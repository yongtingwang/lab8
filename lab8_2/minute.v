==> flow/design.v <==
`timescale 1ns / 1ps
module upcounter(
value,  
carry_out,  
clk,  
rst_n,  
carry_in,  
load_default,  
def_value  
);
output [4-1:0] value;  
output carry_out;  
input clk;  
input rst_n;  
input load_default;  
input carry_in;  
input [4-1:0] def_value;  
reg [4-1:0] value;  
reg [4-1:0] value_tmp;  
reg carry_out;  
always @(value or carry_in or load_default or def_value)
if(load_default==1)
value_tmp = def_value;
else if (carry_in==0)
value_tmp = value;
else if ((carry_in==1)&&(value == 4'd9))
value_tmp = 4'd0;
else
value_tmp = value + 1'b1;
always @(value or carry_in or load_default)
if ((carry_in==1)&&((value == 4'd9)||
(load_default==1)))
carry_out = 1;
else
carry_out = 0;
always @(posedge clk or negedge rst_n)
if (~rst_n) value <= def_value;
else value <= value_tmp;
endmodule
`timescale 1ns / 1ps
module up_minute(
	min1,
	min0,
	clk,
	in_count1,
	switch,
	rst_n
    );
output  [4-1:0] min1,min0;
 reg  carry_min,count;
input clk,rst_n,in_count1,switch;
reg load_def_min;
wire cout_min0, cout_min1;
always@*
if(switch==1'b1)
count=in_count1;
else
count=0;
always@(min0 or min1)
if ((min1==4'd5)&&(min0==4'd9))
	begin
	load_def_min = 1;
	carry_min=1'b1;
	end
else
	begin
	load_def_min = 0;
	carry_min=1'b0;
	end
upcounter Udig0(
.value(min0),  
.carry_out(cout_min0),  
.clk(clk),  
.rst_n(rst_n),  
.carry_in(count),  
.load_default(load_def_min),  
.def_value(4'd0)  
);
upcounter Udig1(
.value(min1),  
.carry_out(cout_min1),  
.clk(clk),  
.rst_n(rst_n),  
.carry_in(cout_min0),  
.load_default(load_def_min),  
.def_value(4'd0)  
);
endmodule
* Reports on up_minute
The steps from the RTL of up_minute to its reports follow in flow order.
Lines are those of the file above, counted from 1.
Cell names lack the library's common part.
The mark n/a stands for no value.
- Top module :: up_minute
- Clock input :: clk
- Standard-cell library :: sky130hd
- Timing corner :: tt_025C_1v80

* Elaborated design
Source: Yosys, flattened and elaborated, memories not mapped. Widths are those after wreduce. Registers that Yosys merges into a memory's read port (data or address) are not register bits. Print and check cells do not count. Equal cells are merged and count once.
- Add/sub/neg operators :: 2
- Multipliers :: 0
- Divide/modulo/power cells :: 0
- $lt $le $gt $ge :: 0
- Eq/ne operators :: 3
- Shift-type cells :: 0
- Mux-type cells :: 9
- Bitwise gates (word level) :: 0
- Reductions and logical operators :: 7
** Operators with widths (count)
- 4-bit 2-to-1 mux :: 6
- 4-bit by 1-bit adder with 4-bit output (second input constant) :: 2
- 4-bit == test (second input constant) :: 2
- 1-bit logical AND :: 4
- 2-bit nonzero test :: 2
- 4-bit by 3-bit == test with 1-bit output (second input constant) :: 1
- 1-bit 2-to-1 mux :: 3
- 1-bit logical OR :: 1
- Register bits after elaboration :: 8
- Latch bits :: 0
- Bits in writable memories :: 0
- Bits in read-only memories :: 0
- Clocked read ports x word width :: 0
- Memories :: 0
- Output and inout port bits :: 8
- Word-level cells :: 23

* Longest topological paths
Yosys ltp: most cells in a row. Word level: on the elaborated netlist, between registers, memories and ports. Mapped: between sequential cells and ports; inverters and the memories' decode and read muxes count.
- Word-level depth :: 10
- ABC_AREA :: 0
- Depth in mapped cells :: 5
- Mapped depth without buffers :: 5

* Synthesis result
Yosys stat after the flow's synthesis: flattened, memories mapped to cells. It holds for the ABC_AREA given above (unset counts as 0); a run with the other value may have another netlist.
- Mapped cells :: 51
- Cell area after synthesis :: 504.2 sq um
- Sequential area :: 200.2 sq um
- Flip-flops :: 8
- Buffers :: 1
** Cells by type (count)
- dfrtp_1 :: 8
- ha_1 :: 4
- nand2_1 :: 7
- a21oi_1 :: 4
- nand3b_4 :: 1
- o21ai_0 :: 4
- nand4b_1 :: 2
- a2111o_1 :: 1
- inv_1 :: 3
- mux2_2 :: 1
- nand3_1 :: 2
- nor3_2 :: 1
- nor4bb_1 :: 1
- a311oi_1 :: 1
- a32oi_1 :: 1
- a41oi_1 :: 1
- and3b_1 :: 1
- o32ai_1 :: 1
Other cell types: 7; their cells: 7.

* Path before layout
Path of least setup slack by OpenSTA after synthesis, without wires, with an ideal clock, recovery checks aside; 20% of the period is set as input and as output delay. Where synthesis merged equal registers, the netlist keeps one of their names.
- Kind :: register to register
- Start point :: reg Udig0.value[1]
- End point :: reg Udig1.value[2]
- Clock period :: 1.35 ns
- Arrival :: 1.272 ns
- Data required time :: 1.267 ns
- Setup slack :: -0.004 ns
- Delay of the path :: 1.355 ns
- Driving pins on the path :: 6
- Synthesis period reached :: 1.354 ns
"delay of the path" is the arrival time less input delay plus setup time.
"driving pins on the path": output pins that drive a net of the path, with the launching flip-flop's if there is one; two outputs of one cell count as two.
"synthesis period reached" is the clock period less the worst setup slack; recovery checks do not enter. This is arithmetic on one report: input and output delays are still those of the set period (20% each).
Between the ends stands the longest chain of elaborated cells between them, by number of cells; it is not shown to be the way that was timed. Of several equally long chains one is given.
A line is the first line of the expression or statement that the cell stems from. Yosys adds cells for indexed reads and writes and turns some case tables into memories.
- Cells stage by stage :: dfrtp_1 inv_1 ha_1 nand3b_4 a2111o_1 o21ai_0
- Cells in the longest elaborated chain :: 10
- Elaborated cells on any way between the ends :: 11
** Ends and longest elaborated chain, after synthesis
- from (decl) :: RTL line 11 : output [4-1:0] value;
- from (assign) :: RTL line 37 : if (~rst_n) value <= def_value;
- from (assign) :: RTL line 38 : else value <= value_tmp;
- 4-bit == test :: RTL line 60 : if ((min1==4'd5)&&(min0==4'd9))
- 1-bit logical AND :: RTL line 60
- 1-bit 2-to-1 mux :: RTL line 60
- 1-bit logical OR :: RTL line 31 : if ((carry_in==1)&&((value == 4'd9)||
- 1-bit logical AND :: RTL line 31
- 1-bit 2-to-1 mux :: RTL line 31
- 1-bit logical AND :: RTL line 26 : else if ((carry_in==1)&&(value == 4'd9))
- 4-bit 2-to-1 mux :: RTL line 26
- 4-bit 2-to-1 mux :: RTL line 24 : else if (carry_in==0)
- 4-bit 2-to-1 mux :: RTL line 22 : if(load_default==1)
- to (assign) :: RTL line 37
- to (assign) :: RTL line 38
- to (decl) :: RTL line 11

Lab notebook: up_minute

Record of 2 stored runs of the RTL-to-layout flow on up_minute, platform sky130hd. The runs are unordered. Constraints: input delay and output delay 20% of the set period each, output load 0.01 pF.

** Run 1
- Settings :: period_ns=2.26; CORE_UTILIZATION=41; SETUP_SLACK_MARGIN=0.65; PLACE_DENSITY_LB_ADDON=0.18; CELL_PAD_IN_SITES_GLOBAL_PLACEMENT=0; CELL_PAD_IN_SITES_DETAIL_PLACEMENT=2; ABC_AREA=0; CAP_MARGIN=40; SLEW_MARGIN=10; MIN_ROUTING_LAYER=met2; MAX_ROUTING_LAYER=met5; CORE_MARGIN=2
- Outcome :: no results, clock tree synthesis failed with DPL-0033

** Run 2
- Settings :: period_ns=1.3; CORE_UTILIZATION=62; SETUP_SLACK_MARGIN=0.02; CELL_PAD_IN_SITES_GLOBAL_PLACEMENT=1; CELL_PAD_IN_SITES_DETAIL_PLACEMENT=2; ABC_AREA=1; GPL_TIMING_DRIVEN=1; CTS_CLUSTER_DIAMETER=37; CAP_MARGIN=35; SLEW_MARGIN=10; MAX_ROUTING_LAYER=met5; CORE_MARGIN=2
- Outcome :: no results, floorplanning failed with PDN-0185
