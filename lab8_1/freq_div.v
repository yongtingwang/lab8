==> flow/design.v <==
`timescale 1ns / 1ps
module freq_div(
  clk_out,  
  clk_ctl,  
  clk,  
  rst_n,  
  clk_100  
);
output clk_100;
output clk_out;  
output [2-1:0] clk_ctl;  
input clk;  
input rst_n;  
reg clk_100;
reg clk_100_next;
reg [18-1:0] count_200K,count_200K_next;
reg clk_out;  
reg [2-1:0] clk_ctl;  
reg [14:0] cnt_l;  
reg [6:0] cnt_h;  
reg [25-1:0] cnt_tmp;  
always @(clk_out or cnt_h or cnt_l or clk_ctl)
  cnt_tmp = {clk_out,cnt_h,clk_ctl,cnt_l} + 1'b1;
always @(posedge clk or negedge rst_n) 
  if (~rst_n) 
	 {clk_out,cnt_h,clk_ctl,cnt_l} <= 25'b0; 
  else 
    {clk_out,cnt_h,clk_ctl,cnt_l} <= cnt_tmp;
always@(*)
	if(count_200K==200_000-1) begin
		count_200K_next=18'd0;
		clk_100_next=~clk_100; end
	else begin
		count_200K_next=count_200K+1'b1;
		clk_100_next=clk_100; end
always@(posedge clk or negedge rst_n)
	if(~rst_n) begin
		count_200K<=18'b0;
		clk_100<=1'b0; end
	else begin
		count_200K<=count_200K_next;
		clk_100<=clk_100_next; end
	 endmodule
# From RTL to reports: freq_div
# What the tools print for freq_div, step after step.
# Lines are those of the file above, counted from 1.
# Operators carry their Yosys type and port widths (W data, S select, Z words).
# The mark -- stands for no value.
[setup]
top = "freq_div"
clk_port = "clk"
library = "sky130hd"
pvt_corner = "tt_025C_1v80"

# Elaborated design
# Source: Yosys, flattened and elaborated, memories not mapped. Widths are those after wreduce; folded enables and synchronous resets count as part of the registers. Registers that Yosys merges into a memory's read port (data or address) are not register bits. Print and check cells do not count. Equal cells are merged and count once.
[classes]
n_mux = 1
n_eq = 1
addsub = 2
logic = 1
[op_table]
columns = ["cell", "n"]
rows = [
  ["$add A25 B1 Y25 const B", 1],
  ["$add A18 B1 Y18 const B", 1],
  ["$eq A18 B18 Y1 const B", 1],
  ["$mux W18", 1],
  ["$not A1 Y1", 1],
]
[bits]
reg_bits = 44
input_bits = 2
wordCells = 11

# Depth
# Depth = most cells in a row (Yosys ltp): at word level without a register or memory, in the mapped netlist without a sequential cell, where the memories' decode and read muxes count.
[depth]
depth_word = 2
ABC_AREA = 0
depth_mapped = 5

# After synthesis
# Yosys stat after the flow's synthesis: flattened, memories mapped to cells. It holds for the ABC_AREA given above (unset counts as 0); a run with the other value may have another netlist.
[types]
columns = ["cell_type", "n", "area_total_um2"]
rows = [
  ["sky130_fd_sc_hd__dfrtp_1", 44, 1.1E+03],
  ["sky130_fd_sc_hd__xnor2_1", 29, 253.994],
  ["sky130_fd_sc_hd__nand3_1", 16, 80.077],
  ["sky130_fd_sc_hd__xor2_1", 9, 78.826],
  ["sky130_fd_sc_hd__nand4_1", 11, 68.816],
  ["sky130_fd_sc_hd__nor2_1", 14, 52.55],
  ["sky130_fd_sc_hd__and4_1", 5, 43.792],
  ["sky130_fd_sc_hd__and3_1", 6, 37.536],
  ["sky130_fd_sc_hd__nand2_1", 10, 37.536],
  ["sky130_fd_sc_hd__ha_1", 2, 25.024],
  ["sky130_fd_sc_hd__inv_1", 5, 18.768],
  ["sky130_fd_sc_hd__nor3_4", 1, 16.266],
  ["sky130_fd_sc_hd__nor4b_2", 1, 15.014],
  ["sky130_fd_sc_hd__nor3b_2", 1, 12.512],
  ["sky130_fd_sc_hd__nor4_1", 2, 12.512],
  ["sky130_fd_sc_hd__and4b_1", 1, 10.01],
  ["sky130_fd_sc_hd__nand3_2", 1, 10.01],
  ["sky130_fd_sc_hd__nor3_2", 1, 10.01],
]
# Other cell types: 10; their cells: 10.
[mapped]
flip_flops = 44
sequential_area_um2 = 1101.1
stdcells = 169
synth_area_um2 = 1948.1

# Timing after synthesis
# Path of least setup slack by OpenSTA after synthesis, without wires, with an ideal clock, recovery checks aside; 20% of the period is set as input and as output delay. Where synthesis merged equal registers, the netlist keeps one of their names.
[synth_path]
path_kind = "reg2reg"
startpoint = "register count_200K[0]"
endpoint = "register count_200K[17]"
path_delay_ps = 1503
setup_slack_ps = 977
arrival_ps = 1384
clock_period_ps = 2480
path_stages = 6
synth_period_reached_ps = 1503
# "path_delay_ps" is the arrival time less input delay plus setup time.
# "path_stages": output pins that drive a net of the path, with the launching flip-flop's if there is one; two outputs of one cell count as two.
# "synth_period_reached_ps" is the clock period less the worst setup slack; recovery checks do not enter. This is arithmetic on one report: input and output delays are still those of the set period (20% each).
# The rows between start and end are the longest chain of elaborated cells between them; the timing report does not say that the signal goes this way. Where chains are equally long, one stands for them.
# A line is the first line of the expression or statement that the cell stems from. Yosys adds cells for indexed reads and writes and turns some case tables into memories.
[synth_via]
cell_sequence = "sky130_fd_sc_hd__dfrtp_1 > sky130_fd_sc_hd__ha_1 > sky130_fd_sc_hd__nand4_1 > sky130_fd_sc_hd__or2_4 > sky130_fd_sc_hd__or3_1 > sky130_fd_sc_hd__o21a_1"
elab_chain_len = 2
[synth_rtl]
columns = ["item", "line", "text"]
rows = [
  ["start, declared", 16, "reg [18-1:0] count_200K,count_200K_next;"],
  ["start, assigned", 38, "count_200K<=18'b0;"],
  ["start, assigned", 41, "count_200K<=count_200K_next;"],
  ["$add A18 B1 Y18", 34, "count_200K_next=count_200K+1'b1;"],
  ["$mux W18", 30, "if(count_200K==200_000-1) begin"],
  ["end, assigned", 38, ""],
  ["end, assigned", 41, ""],
  ["end, declared", 16, ""],
]

# Worst path after layout
# Path of least setup slack in the final report of flow run 2 (OpenROAD, finished layout, wires in). Where an end is a register, its clock arrival counts in the times.
# The path's times are printed in steps of 10 ps; the period is the one set.
[layout_path]
path_kind = "reg2reg"
startpoint = "register count_200K[0]"
endpoint = "register count_200K[17]"
path_stages = 6
clock_period_ps = 1360
arrival_ps = 1650
setup_slack_ps = -110
# The rows between start and end are the longest chain of elaborated cells between them; the timing report does not say that the signal goes this way. Where chains are equally long, one stands for them.
[layout_via]
cell_sequence = "sky130_fd_sc_hd__dfrtp_1 > sky130_fd_sc_hd__ha_2 > sky130_fd_sc_hd__nand4_1 > sky130_fd_sc_hd__or2_4 > sky130_fd_sc_hd__or3_1 > sky130_fd_sc_hd__o21a_1"
elab_chain_len = 2
[layout_rtl]
columns = ["item", "line", "text"]
rows = [
  ["start, declared", 16, "reg [18-1:0] count_200K,count_200K_next;"],
  ["start, assigned", 38, "count_200K<=18'b0;"],
  ["start, assigned", 41, "count_200K<=count_200K_next;"],
  ["$add A18 B1 Y18", 34, "count_200K_next=count_200K+1'b1;"],
  ["$mux W18", 30, "if(count_200K==200_000-1) begin"],
  ["end, assigned", 38, ""],
  ["end, assigned", 41, ""],
  ["end, declared", 16, ""],
]

# Top module freq_div; platform sky130hd; tools Yosys and OpenROAD; 2 stored runs in no particular order. Input and output delays are each 20% of the period that was set; the output load is 0.01 pF.
# "clock_period_reached_ps" = clock period - worst setup slack. The figure is calculated, with input and output delays left at 20% of the set period.
# "worst_path_allowed_less_slack_ps" means the part of the period allowed to the worst setup path (the constraints hold back 20% at inputs and 20% at outputs) less its slack; where the path has registers, the arrival times of their clocks count too.
# "power_total_mw": no workload was simulated; the value follows from the tool's default switching activity.
# "worst_path_allowed_less_slack_ps" is given in steps of 10 ps.

[[run]]
name = "flow run 1"
[run.settings]
period_ns = 1.99
CORE_UTILIZATION = 71
SETUP_SLACK_MARGIN = 0.1
CORE_ASPECT_RATIO = 0.62
CORE_MARGIN = 7
CELL_PAD_IN_SITES_DETAIL_PLACEMENT = 1
TNS_END_PERCENT = 90
GPL_TIMING_DRIVEN = 1
GPL_ROUTABILITY_DRIVEN = 0
CAP_MARGIN = 15
MIN_ROUTING_LAYER = "met2"
SLEW_MARGIN = 20
[run.results]
outcome = "no final report: placement broke off with DPL-0033"

[[run]]
name = "flow run 2"
[run.settings]
period_ns = 1.36
CAP_MARGIN = 20
CORE_MARGIN = 2
CORE_UTILIZATION = 40
SLEW_MARGIN = 20
[run.results]
design.die.area_um2 = 5444.2
worst_setup_slack_ps = -112
worst_path_allowed_less_slack_ps = 1470
worstPathKind = "reg2reg"
fin_tns_ps = -810
power_total_mw = 2.302
clock_period_reached_ps = 1472
synthesis_area_um2 = 1948.1
fin_util_pct = 56.9
