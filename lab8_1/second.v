==> flow/design.v <==
`timescale 1ns / 1ps
module second(
	sec1,  
	sec0,  
	clk,  
	carry_sec,
	alu,
	rst_n  
);
output [4-1:0] sec1;  
output [4-1:0] sec0;  
output carry_sec;
input [1:0]alu;
input clk;  
input rst_n;  
reg count;
reg load_def_sec;  
reg carry_sec;
wire cout_sec0, cout_sec1;  
always @*
begin
if(alu==2'b00)
count=0;
else
count=1;
end
always @(sec0 or sec1)
if ((sec1==4'd5)&&(sec0==4'd9))
begin
load_def_sec = 1;
carry_sec=1'b1;
end
else
begin
load_def_sec = 0;
carry_sec=1'b0;
end
upcounter Udig0(
.value(sec0),  
.carry_out(cout_sec0),  
.clk(clk),  
.rst_n(rst_n),  
.carry_in(count),  
.load_default(load_def_sec),  
.def_value(4'd0)  
);
upcounter Udig1(
.value(sec1),  
.carry_out(cout_sec1),  
.clk(clk),  
.rst_n(rst_n),  
.carry_in(cout_sec0),  
.load_default(load_def_sec),  
.def_value(4'd0)  
);
endmodule
`timescale 1ns / 1ps
module upcounter(
value,  
carry_out,  
clk,  
rst_n,  
carry_in,  
load_default,  
def_value  
);
output [4-1:0] value;  
output carry_out;  
input clk;  
input rst_n;  
input load_default;  
input carry_in;  
input [4-1:0] def_value;  
reg [4-1:0] value;  
reg [4-1:0] value_tmp;  
reg carry_out;  
always @(value or carry_in or load_default or def_value)
if(load_default==1)
value_tmp = def_value;
else if (carry_in==0)
value_tmp = value;
else if ((carry_in==1)&&(value == 4'd9))
value_tmp = 4'd0;
else
value_tmp = value + 1'b1;
always @(value or carry_in or load_default)
if ((carry_in==1)&&((value == 4'd9)||
(load_default==1)))
carry_out = 1;
else
carry_out = 0;
always @(posedge clk or negedge rst_n)
if (~rst_n) value <= def_value;
else value <= value_tmp;
endmodule
== Step by step through the tools: second ==
The steps from the RTL of second to its reports follow in flow order.
Line numbers count from 1 in the design file above.
A cell with - has no value.

* Top: second
* Clock input: clk
* Standard-cell library: sky130hd
* Timing corner: tt_025C_1v80

== Elaborated design ==
Source: Yosys, flattened and elaborated, memories not mapped. Widths are those after wreduce. Registers that Yosys merges into a memory's read port (data or address) are not register bits. Print and check cells do not count. Equal cells are merged and count once.

* Output and inout bits: 9
* Bits of input ports: 4
* Bits in registers: 8

* $add $sub $neg: 2
* Equal/unequal tests: 4
* Mux-type cells: 9
* Reductions and logical operators: 7

{| class="wikitable"
|+ Operator list
! cell !! number
|-
| 4-bit 2-to-1 mux || 6
|-
| 4-bit by 1-bit adder with 4-bit output (second input constant) || 2
|-
| 4-bit equality test (second input constant) || 2
|-
| 1-bit logical AND || 4
|-
| 4-bit by 3-bit equality test with 1-bit output (second input constant) || 1
|-
| 1-bit 2-to-1 mux || 3
|-
| 2-bit by 1-bit != test with 1-bit output (second input constant) || 1
|-
| 2-bit logical NOT || 1
|-
| 2-bit nonzero test || 1
|-
| 1-bit logical OR || 1
|}

== Logic depth ==
Yosys ltp: most cells in a row. Word level: on the elaborated netlist, between registers, memories and ports. Mapped: between sequential cells and ports; inverters and the memories' decode and read muxes count.

* Depth after elaboration: 10
* ABC_AREA: 0
* Depth in mapped cells: 5
* Gate-level depth less buffers: 5

== Mapped cells and area ==
Yosys stat after the flow's synthesis: flattened, memories mapped to cells. It holds for the ABC_AREA given above (unset counts as 0); a run with the other value may have another netlist.

{| class="wikitable"
|+ Cell types
! cell type !! number !! area in all (µm²)
|-
| sky130_fd_sc_hd__dfrtp_1 || 8 || 200.192
|-
| sky130_fd_sc_hd__ha_1 || 4 || 50.048
|-
| sky130_fd_sc_hd__a21oi_1 || 4 || 20.019
|-
| sky130_fd_sc_hd__nand3b_4 || 1 || 20.019
|-
| sky130_fd_sc_hd__a211oi_1 || 2 || 15.014
|-
| sky130_fd_sc_hd__nand2_1 || 4 || 15.014
|-
| sky130_fd_sc_hd__nand2b_1 || 2 || 12.512
|-
| sky130_fd_sc_hd__o22ai_1 || 2 || 12.512
|-
| sky130_fd_sc_hd__or3_1 || 2 || 12.512
|-
| sky130_fd_sc_hd__a221o_2 || 1 || 11.261
|-
| sky130_fd_sc_hd__inv_1 || 3 || 11.261
|-
| sky130_fd_sc_hd__mux2_2 || 1 || 11.261
|-
| sky130_fd_sc_hd__nor2_1 || 3 || 11.261
|-
| sky130_fd_sc_hd__o41a_1 || 1 || 11.261
|-
| sky130_fd_sc_hd__and4_2 || 1 || 10.01
|-
| sky130_fd_sc_hd__mux2i_1 || 1 || 10.01
|-
| sky130_fd_sc_hd__a211o_1 || 1 || 8.758
|-
| sky130_fd_sc_hd__and3b_1 || 1 || 8.758
|}

Other cell types: 8; their cells: 8.

* Mapped flip-flops: 8
* Area of sequential cells: 200.2 µm²
* Cell count: 50
* Chip area (Yosys): 508.0 µm²

== Path before layout ==
Source: OpenSTA report_checks on the synthesized netlist (no wires, ideal clock, input and output delay 20% of the period each), path of least setup slack; recovery checks are left aside. Register names are those of the netlist, which keeps one name where synthesis merged equal registers.

* Path kind: register to output
* From: register Udig0.value[1]
* To: output carry_sec
* Stages: 5
* External output delay: 0.420 ns
* Period: 2.1 ns
* Time at the first pin: 0.000 ns
* Arrival: 1.066 ns
* Path slack: 0.614 ns
* Path delay: 1.066 ns
* Synthesis period reached: 1.486 ns

"path delay" is the arrival time less input delay plus setup time.
At an output port there is no setup time.
"stages": output pins that drive a net of the path, with the launching flip-flop's if there is one; two outputs of one cell count as two.
"synthesis period reached" = period - worst setup slack (recovery checks aside). The figure is calculated, with input and output delays left at 20% of the set period.
Between the ends stands the longest chain of elaborated cells between them, by number of cells; it is not shown to be the way that was timed. Of several equally long chains one is given.
Each line given opens the expression or statement behind the cell; cells for indexed reads and writes are added by Yosys, which also makes memories of some case tables.

* Path through: sky130_fd_sc_hd__dfrtp_1 sky130_fd_sc_hd__inv_1 sky130_fd_sc_hd__ha_1 sky130_fd_sc_hd__nand3b_4 sky130_fd_sc_hd__nor2_1
* Cells in the longest elaborated chain: 3

{| class="wikitable"
|+ RTL lines, path post-synthesis
! element !! line !! text
|-
| from (decl) || 67 || <nowiki>output [4-1:0] value;</nowiki>
|-
| from (assign) || 93 || <nowiki>if (~rst_n) value <= def_value;</nowiki>
|-
| from (assign) || 94 || <nowiki>else value <= value_tmp;</nowiki>
|-
| 4-bit equality test || 28 || <nowiki>if ((sec1==4'd5)&&(sec0==4'd9))</nowiki>
|-
| 1-bit logical AND || 28 ||
|-
| 1-bit 2-to-1 mux || 28 ||
|-
| to (decl) || 12 || <nowiki>output carry_sec;</nowiki>
|}

# Flow runs of second

Record of 2 stored runs of the RTL-to-layout flow on second, platform sky130hd. The runs are unordered. Constraints: input delay and output delay 20% of the set period each, output load 0.01 pF.

=== Stored run 1 ===
{| class="wikitable"
! Setting !! Value
|-
| period_ns || 1.24
|-
| CORE_UTILIZATION || 65
|-
| CORE_ASPECT_RATIO || 1.27
|-
| CELL_PAD_IN_SITES_GLOBAL_PLACEMENT || 2
|-
| CELL_PAD_IN_SITES_DETAIL_PLACEMENT || 2
|-
| ABC_AREA || 0
|-
| GPL_TIMING_DRIVEN || 1
|-
| GPL_ROUTABILITY_DRIVEN || 0
|-
| CTS_CLUSTER_DIAMETER || 59
|-
| SLEW_MARGIN || 40
|-
| MAX_ROUTING_LAYER || met4
|-
| CAP_MARGIN || 20
|-
| CORE_MARGIN || 2
|}
Unfinished; error PDN-0185 in floorplanning.

=== Stored run 2 ===
{| class="wikitable"
! Setting !! Value
|-
| period_ns || 1.64
|-
| CORE_UTILIZATION || 40
|-
| SETUP_SLACK_MARGIN || 0.37
|-
| PLACE_DENSITY || 0.76
|-
| CORE_ASPECT_RATIO || 0.7
|-
| CELL_PAD_IN_SITES_GLOBAL_PLACEMENT || 1
|-
| GPL_TIMING_DRIVEN || 1
|-
| GPL_ROUTABILITY_DRIVEN || 1
|-
| CTS_CLUSTER_DIAMETER || 144
|-
| SLEW_MARGIN || 30
|-
| MAX_ROUTING_LAYER || met5
|-
| CAP_MARGIN || 20
|-
| CORE_MARGIN || 2
|}
Unfinished; error PDN-0185 in floorplanning.
